==> flow/design.v <==
module Ball(
        	input clk,clk_1ms,reset,
        	input [9:0] x, y,
        	output ball_on,
        	output [11:0] rgb_ball,
        	input [9:0] x_pdl1, x_pdl2, y_pdl1, y_pdl2,
        	output reg [3:0]  p1_scr, p2_scr,
        	input [1:0] stateGm
        	);
        	integer dx = 1, dy = 1;
        	reg [9:0] x_ball, y_ball;
        	always @ (posedge clk_1ms)
        	begin
                    	if(!reset)
                    	begin
                                	x_ball <= 640/2;
                                	y_ball <= 480/2;
                                	p1_scr <= 0;
                                	p2_scr <= 0;   
                    	end
                    	else if (stateGm == 2'b01)
                    	begin
                                	if ((y_ball == (16/2)+1) || (y_ball == (480-(16/2)-1)))
                                            	dy = dy*-1;
                                	if ((x_ball > (x_pdl2-16/2) && y_ball > (y_pdl2 - 80/2) && y_ball < (y_pdl2 + 80/2))
                                	|| (x_ball < (x_pdl1+16/2) && y_ball > (y_pdl1 - 80/2) && y_ball < (y_pdl1 + 80/2)))
                                            	dx = dx*-1;
                                	if (x_ball == (640 -16/2))
                                	begin
                                            	x_ball <= 640/2;
                                            	y_ball <= 480/2;
                                            	dy = dy*-1;
                                            	dx = dx*-1;
                                            	p1_scr <= p1_scr+1;
                                	end
                                	else if (x_ball == 0)
                                	begin
                                            	x_ball <= 640/2;
                                            	y_ball <= 480/2;
                                            	dy = dy*-1;
                                            	dx = dx*-1;
                                            	p2_scr <= p2_scr+1;
                                	end
                                	else
                                	begin
                                            	x_ball <= x_ball + dx;
                                            	y_ball <= y_ball + dy; 
                                	end
                    	end
                    	else
                    	begin
                                	x_ball <= x_ball;
                                	y_ball <= y_ball;
                    	end     
        	end
        	assign ball_on = (x >= x_ball-(16/2) && x <= x_ball+(16/2) && y >= y_ball-(16/2) && y <= y_ball+(16/2))?1:0;
        	assign rgb_ball = 12'b000011111111;
endmodule
# == Reports on Ball ==
# The steps from the RTL of Ball to its reports follow in flow order.
# Lines are those of the file above, counted from 1.
# Cell names lack the library's common part.
# The mark - stands for no value.
# setup
top_module,Ball
clk_port,clk_1ms
lib,sky130hd
corner,tt_025C_1v80

# == Word level ==
# Source: Yosys, flattened and elaborated, memories not mapped. Widths are those after wreduce. Registers that Yosys merges into a memory's read port (data or address) are not register bits. Print and check cells do not count. Equal cells are merged and count once.
# classes
n_addsub,18
cmp,10
equal,4
mux,15
logic,1
n_reduce_logical,13
# op_table
op,n
two-way mux 32 bit,10
negator 32 bit,4
> comparator 10 x 32 -> 1 bit,3
greater-or-equal comparator 10 x 32 -> 1 bit,2
two-way mux 10 bit,4
< comparator 10 x 11 -> 1 bit,3
adder 10 x 4 -> 11 bit with constant B,3
subtractor 10 x 4 -> 11 bit with constant B,3
<= comparator 10 x 11 -> 1 bit,2
adder 10 x 6 -> 11 bit with constant B,2
subtractor 10 x 6 -> 11 bit with constant B,2
adder 10 bit,2
== test 10 bit with constant B,1
== test 10 x 4 -> 1 bit with constant B,1
== test 10 x 9 -> 1 bit with constant B,1
logical NOT 10 bit,1
adder 4 x 1 -> 4 bit with constant B,2
logical AND 1 bit,7
AND reduction 2 bit,2
AND reduction 3 bit,1
logical OR 1 bit,2
== test 2 x 1 -> 1 bit with constant B,1
NOT 1 bit,1
two-way mux 1 bit,1
# bits
regBits,92
output_inout_bits,21

# == Logic depth ==
# Yosys ltp: most cells in a row. Word level: on the elaborated netlist, between registers, memories and ports. Mapped: between sequential cells and ports; inverters and the memories' decode and read muxes count.
# logic_depth
word_depth,11
ABC_AREA,0
mapped_depth,23
depth_no_buf,23

# == Synthesis result ==
# The flow's flattened synthesis, as Yosys stat reports it; memories are mapped. The netlist is that of the ABC_AREA named above (0 if unset); the other value can give another one.
# mapped
mapped_cells,672
mapped_area_um2,5726.7
seqArea_um2,1101.1
ffs,46
buf_cells,40
# by_type
type,n,type_area_um2
ha_1,111,1.39E+03
xnor2_1,66,578.054
dfxtp_1,28,560.538
edfxtp_1,18,540.518
xor2_1,37,324.061
a21oi_1,40,200.192
inv_1,44,165.158
nand2_1,39,146.39
nor2_1,39,146.39
nand3_1,25,125.12
o21ai_0,24,120.115
a21o_1,15,112.608
buf_4,15,112.608
nand4_1,14,87.584
clkbuf_1,20,75.072
nor3_1,14,70.067
o21a_1,9,67.565
nor2b_1,10,62.56
# Not listed: further types 48, cells in them 104.

# == Path before layout ==
# Path of least setup slack by OpenSTA after synthesis, without wires, with an ideal clock, recovery checks aside; 20% of the period is set as input and as output delay. Where synthesis merged equal registers, the netlist keeps one of their names.
# synth_timing
path_type,input to register
startpoint,input y_pdl2[5]
endpoint,register x_ball[9]
clock_period_ps,5960
setup_time_ps,74
t_arrival_ps,5196
required_time_ps,5886
setup_slack_ps,690
delay_ps,4078
stages,20
period_less_setup_slack_ps,5270
# "delay_ps" is the arrival time less input delay plus setup time.
# "stages" counts driving pins, that of a launching flip-flop among them; a cell with two outputs on the path counts twice.
# "period_less_setup_slack_ps" is the clock period less the worst setup slack; recovery checks do not enter. This is arithmetic on one report: input and output delays are still those of the set period (20% each).
# The rows between start and end are the longest chain of elaborated cells between them; the timing report does not say that the signal goes this way. Where chains are equally long, one stands for them.
# A line is the first line of the expression or statement that the cell stems from. Yosys adds cells for indexed reads and writes and turns some case tables into memories.
# At most two assigning lines are given for a register; there are more.
# synth_between
path_cell_list,buf_4 nor2b_1 nor4_1 xnor2_1 ha_1 a211o_1 a211oi_1 nor4_4 nor2_2 xnor2_1 ha_1 a21oi_1 o21ai_0 a21oi_1 o21bai_1 a21o_1 a31o_2 a21o_1 a211o_1 a31oi_1
elab_chain_cells,11
cells_between,13
cone_lines,6
cone_classes,add/sub (3); compare (2); mux (5); reduce/logical (3)
# synth_rtl
item,line_no,rtl
"start, declared",6,"input [9:0] x_pdl1, x_pdl2, y_pdl1, y_pdl2,"
subtractor 10 x 6 -> 11 bit,25,if ((x_ball > (x_pdl2-16/2) && y_ball > (y_pdl2 - 80/2) && y_ball < (y_pdl2 + 80/2))
> comparator 10 x 32 -> 1 bit,25,
logical AND 1 bit x2,25,
logical OR 1 bit,25,
two-way mux 32 bit,25,
two-way mux 32 bit,21,else if (stateGm == 2'b01)
two-way mux 32 bit,14,if(!reset)
adder 10 bit,46,x_ball <= x_ball + dx;
two-way mux 10 bit,36,else if (x_ball == 0)
two-way mux 10 bit,28,if (x_ball == (640 -16/2))
"end, assigned",30,x_ball <= 640/2;
"end, assigned",38,x_ball <= 640/2;
"end, declared",11,"reg [9:0] x_ball, y_ball;"

# == Worst path after layout ==
# Path of least setup slack in the final report of run A (OpenROAD, finished layout, wires in). Where an end is a register, its clock arrival counts in the times.
# The path's times are printed in steps of 10 ps; the period is the one set.
# layout_timing
path_type,input to register
startpoint,input y_pdl2[1]
endpoint,register x_ball[9]
clock_period_ps,5110
setup_time_ps,70
t_arrival_ps,5160
required_time_ps,5330
setup_slack_ps,160
stages,21
# The rows between start and end are the longest chain of elaborated cells between them; the timing report does not say that the signal goes this way. Where chains are equally long, one stands for them.
# At most two assigning lines are given for a register; there are more.
# layout_between
path_cell_list,clkdlybuf4s50_1 inv_1 ha_4 nor2b_2 o211ai_2 a21boi_2 o41a_4 nor4_4 nor2_4 buf_8 xnor2_4 ha_4 nor2_1 nor2_1 a21oi_2 o21bai_1 a21o_1 a31o_2 a21o_1 a211o_1 a31oi_1
elab_chain_cells,11
cells_between,13
cone_lines,6
cone_classes,add/sub (3); compare (2); mux (5); reduce/logical (3)
# layout_rtl
item,line_no,rtl
"start, declared",6,"input [9:0] x_pdl1, x_pdl2, y_pdl1, y_pdl2,"
subtractor 10 x 6 -> 11 bit,25,if ((x_ball > (x_pdl2-16/2) && y_ball > (y_pdl2 - 80/2) && y_ball < (y_pdl2 + 80/2))
> comparator 10 x 32 -> 1 bit,25,
logical AND 1 bit x2,25,
logical OR 1 bit,25,
two-way mux 32 bit,25,
two-way mux 32 bit,21,else if (stateGm == 2'b01)
two-way mux 32 bit,14,if(!reset)
adder 10 bit,46,x_ball <= x_ball + dx;
two-way mux 10 bit,36,else if (x_ball == 0)
two-way mux 10 bit,28,if (x_ball == (640 -16/2))
"end, assigned",30,x_ball <= 640/2;
"end, assigned",38,x_ball <= 640/2;
"end, declared",11,"reg [9:0] x_ball, y_ball;"

# Flow measurements of Ball on sky130hd: 2 stored runs with different settings, listed in no order. Input and output delays are each 20% of the period that was set; the output load is 0.01 pF.
# "timing.achieved_period_ps" = clock period - worst setup slack. The figure is calculated, with input and output delays left at 20% of the set period.
# "critical_path_time_ps" = time allowed to the worst setup path (clock period - input delay - output delay, where it has them) - its slack; a late launch clock adds to it, a late capture clock takes from it.
# "design_power_uw": no workload was simulated; the value follows from the tool's default switching activity.
# "critical_path_time_ps" is given in steps of 10 ps.
# Settings: n/a = not set for that run.
run name,period_ns,CORE_UTILIZATION,PLACE_DENSITY_LB_ADDON,CORE_ASPECT_RATIO,CELL_PAD_IN_SITES_DETAIL_PLACEMENT,CTS_CLUSTER_SIZE,CTS_CLUSTER_DIAMETER,MIN_ROUTING_LAYER,MAX_ROUTING_LAYER,CAP_MARGIN,CORE_MARGIN,SLEW_MARGIN,SETUP_SLACK_MARGIN,CELL_PAD_IN_SITES_GLOBAL_PLACEMENT,GPL_ROUTABILITY_DRIVEN,dieArea_um2,timing.achieved_period_ps,finish.utilization_pct,design_power_uw,critical_path_time_ps,path_kind,ys_area_um2,fin_tns_ps,final_stdcell_area_um2,timing.setup.ws_ps,hold_ws_ps
run A,5.11,30,0.24,1.24,1,45,294,met1,met5,20,2,20,n/a,n/a,n/a,20216.6,4946,41.6,2175,3920,input to register,5726.7,0,7846.3,164,522
run B,4.27,62,n/a,n/a,n/a,n/a,191,met1,n/a,20,2,20,-0.26,0,0,10021.0,4584,83.2,2444,3730,input to register,5726.7,-768,7576.0,-314,538
