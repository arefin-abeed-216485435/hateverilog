==> flow/design.v <==
module DispVGA(
        	input clk, reset,
        	input [9:0] x, y, 
        	input video,
        	output [11:0]redgrnblu,
        	input clk_1ms,
        	input pdl1_on, pdl2_on, ball_on,
        	input [11:0]redgrnblu_pdl1, redgrnblu_pdl2, redgrnblu_ball,
        	input [1:0] stateGm
        	);
        	reg [11:0] redgrnblu_reg;
        	always @(posedge clk)
        	begin
        	if (!reset)
                    	redgrnblu_reg <= 0;
        	else
                    	begin
                    		if (stateGm == 2'b10)
                    		begin
                                            	redgrnblu_reg <= redgrnblu_pdl1;
                                	end
                                	else if (stateGm == 2'b01)
                                	begin
                                            	if (pdl2_on)
                                                        	redgrnblu_reg <= redgrnblu_pdl2;
                                            	else if (pdl1_on)
                                                        	redgrnblu_reg <= redgrnblu_pdl1;
                                            	else if (ball_on)
                                                        	redgrnblu_reg <= redgrnblu_ball;
                                            	else
                                                        	redgrnblu_reg <= 12'b111111111111;
                                	end
                                	else if (stateGm == 2'b11)
                                            	redgrnblu_reg <= redgrnblu_pdl2;
                                	else redgrnblu_reg <= 0;
                    	end
        	end
        	assign redgrnblu = (video) ? redgrnblu_reg : 8'b0;
endmodule
Tool chain data of DispVGA --
Tool output for the design above, in the order of the flow. Lines are those of the file above, counted from 1. Cell names lack the library's common part. The mark n/a stands for no value.
Design: top DispVGA, clock input clk, library sky130hd, library corner tt_025C_1v80

After elaboration --
Yosys after proc, flatten, opt, wreduce and memory -nomap, before mapping. Enables and synchronous resets that opt folds into registers are not counted as muxes. Memory bits, and registers merged into a memory's read port (data or address), are not among the register bits. Print and check cells are not counted. Equal cells are merged and count once.
Bit counts: bits of input ports 65, output and inout port bits 12, elaborated cells 11, flip-flop bits (word level) 12
Operators by class: eq/ne operators 3, mux-type cells 7
Operators by type and width (count):
- 2-to-1 mux 12 bit | 7
- equality test 2 bit (second input constant) | 2
- equality test 2 x 1 -> 1 bit (second input constant) | 1

Longest topological paths --
Depth = most cells in a row (Yosys ltp): at word level without a register or memory, in the mapped netlist without a sequential cell, where the memories' decode and read muxes count.
Depth: depth after elaboration 5, ABC_AREA 0, gate-level depth with buffers 5, mapped depth without buffers 3

After synthesis --
Yosys stat after the flow's synthesis: flattened, memories mapped to cells. It holds for the ABC_AREA given above (unset counts as 0); a run with the other value may have another netlist. Totals and module areas in this step are rounded.
Synthesis totals: cells in the netlist 91, sequential area 240 um^2, flip-flop cells 12, chip area (Yosys) 963 um^2, buffers 9
Cell types:
- o221ai_2 | count 20, total area 300.288 um^2
- dfxtp_1 | count 12, total area 240.23 um^2
- mux2i_1 | count 11, total area 110.106 um^2
- and2_1 | count 12, total area 75.072 um^2
- nand2_1 | count 14, total area 52.55 um^2
- buf_12 | count 2, total area 40.038 um^2
- o221ai_1 | count 2, total area 17.517 um^2
- and4bb_4 | count 1, total area 16.266 um^2
- buf_2 | count 3, total area 15.014 um^2
- clkbuf_8 | count 1, total area 13.763 um^2
- buf_6 | count 1, total area 11.261 um^2
- a211o_1 | count 1, total area 8.758 um^2
- or3b_1 | count 1, total area 8.758 um^2
- a21o_1 | count 1, total area 7.507 um^2
- buf_4 | count 1, total area 7.507 um^2
- inv_1 | count 2, total area 7.507 um^2
- o211ai_1 | count 1, total area 7.507 um^2
- nand2b_1 | count 1, total area 6.256 um^2
Not listed: further types 4, cells in them 4.

Worst setup path after synthesis --
Source: OpenSTA report_checks on the synthesized netlist (no wires, ideal clock, input and output delay 20% of the period each), path of least setup slack; recovery checks are left aside. Register names are those of the netlist, which keeps one name where synthesis merged equal registers.
Path post-synthesis: path kind input -> register, start input port stateGm[0], end register redgrnblu_reg[0], setup time 0.131 ns, path delay 0.738 ns, buffers on the path 2, input delay 0.190 ns, path slack 0.021 ns, stages 5, launch time at the first pin 0.190 ns, data required time 0.818 ns, arrival time 0.797 ns, period 0.949 ns, synthesis period reached 0.928 ns
"path delay" = arrival - input delay + setup time. "stages": output pins that drive a net of the path, with the launching flip-flop's if there is one; two outputs of one cell count as two. "synthesis period reached" is the clock period less the worst setup slack; recovery checks do not enter. This is arithmetic on one report: input and output delays are still those of the set period (20% each). The rows between start and end are the longest chain of elaborated cells between them; the timing report does not say that the signal goes this way. Where chains are equally long, one stands for them. Each line given opens the expression or statement behind the cell; cells for indexed reads and writes are added by Yosys, which also makes memories of some case tables. A register here has more assigning lines than the two given.
Between the ends, post-synthesis: cell sequence buf_6 > and4bb_4 > buf_12 > o221ai_2 > o221ai_2, length of the longest elaborated chain 4, elaborated cells between the ends (all ways) 6, RTL lines with such cells 3, those cells by class eq/ne: 3; mux: 3
Ends and longest elaborated chain, post-synthesis:
- start: declaration | line 9 | input [1:0] stateGm
- equality test 2 bit | line 33 | else if (stateGm == 2'b11)
- 2-to-1 mux 12 bit | line 33
- 2-to-1 mux 12 bit | line 22 | else if (stateGm == 2'b01)
- 2-to-1 mux 12 bit | line 18 | if (stateGm == 2'b10)
- end: assignment | line 20 | redgrnblu_reg <= redgrnblu_pdl1;
- end: assignment | line 25 | redgrnblu_reg <= redgrnblu_pdl2;
- end: declaration | line 11 | reg [11:0] redgrnblu_reg;

Worst path after layout --
Path of least setup slack in the final report of run 2 (OpenROAD, finished layout, wires in). Where an end is a register, its clock arrival counts in the times.
Path post-layout: path kind input -> register, start input port stateGm[1], end register redgrnblu_reg[2], path slack 0.44 ns, launch time at the first pin 0.35 ns, buffers on the path 1, arrival time 1.45 ns, input delay 0.35 ns, data required time 1.89 ns, setup time 0.14 ns, stages 4, period 1.76 ns
The rows between start and end are the longest chain of elaborated cells between them; the timing report does not say that the signal goes this way. Where chains are equally long, one stands for them. A register here has more assigning lines than the two given.
Between the ends, post-layout: cell sequence clkdlybuf4s50_1 > and4bb_4 > o211ai_1 > o221ai_1, length of the longest elaborated chain 4, elaborated cells between the ends (all ways) 6, RTL lines with such cells 3, those cells by class eq/ne: 3; mux: 3
Ends and longest elaborated chain, post-layout:
- start: declaration | line 9 | input [1:0] stateGm
- equality test 2 bit | line 33 | else if (stateGm == 2'b11)
- 2-to-1 mux 12 bit | line 33
- 2-to-1 mux 12 bit | line 22 | else if (stateGm == 2'b01)
- 2-to-1 mux 12 bit | line 18 | if (stateGm == 2'b10)
- end: assignment | line 20 | redgrnblu_reg <= redgrnblu_pdl1;
- end: assignment | line 25 | redgrnblu_reg <= redgrnblu_pdl2;
- end: declaration | line 11 | reg [11:0] redgrnblu_reg;

Add stored flow runs of DispVGA

Module DispVGA, platform sky130hd: 2 stored runs of the flow (Yosys, OpenROAD) with differing settings, in no particular order. Input and output delays are each 20% of the period that was set; the output load is 0.01 pF.
"achieved clock period" is the run's clock period less its worst setup slack. It is reckoned from that one timing run; input and output delays stay at 20% of the period that was set.
By "critical setup path time" is meant the share of the clock period that the worst setup path is allowed (20% is reserved at inputs, 20% at outputs), minus its slack. Clock arrival times at its registers enter into it.
"power" rests on the timing tool's default activity at the inputs, not on a simulated workload.
The measured numbers are rounded.

* Run 1 | settings: period_ns 1.43; CORE_UTILIZATION 58; SETUP_SLACK_MARGIN 0.13; PLACE_DENSITY 0.85; CORE_MARGIN 8; CELL_PAD_IN_SITES_DETAIL_PLACEMENT 1; TNS_END_PERCENT 55; GPL_TIMING_DRIVEN 0; GPL_ROUTABILITY_DRIVEN 0; CTS_CLUSTER_SIZE 77; MIN_ROUTING_LAYER met2; CAP_MARGIN 20; SLEW_MARGIN 20 | no results, placement failed with GPL-0301
* Run 2 | settings: period_ns 1.76; CORE_UTILIZATION 47; SETUP_SLACK_MARGIN 0.51; PLACE_DENSITY_LB_ADDON 0.16; TNS_END_PERCENT 15; GPL_ROUTABILITY_DRIVEN 1; CTS_CLUSTER_DIAMETER 218; CAP_MARGIN 40; MIN_ROUTING_LAYER met1; CORE_MARGIN 2; SLEW_MARGIN 20 | results: post-synthesis cell area 963 um^2; die size 2430 um^2; standard-cell area of the final layout 1560 um^2; utilization 80.1%; worst setup slack after layout 0.435 ns; total negative setup slack 0.000 ns; worst hold slack in the final report 0.633 ns; power 0.796 mW; achieved clock period 1.325 ns; critical setup path time 0.97 ns; critical path kind input -> register
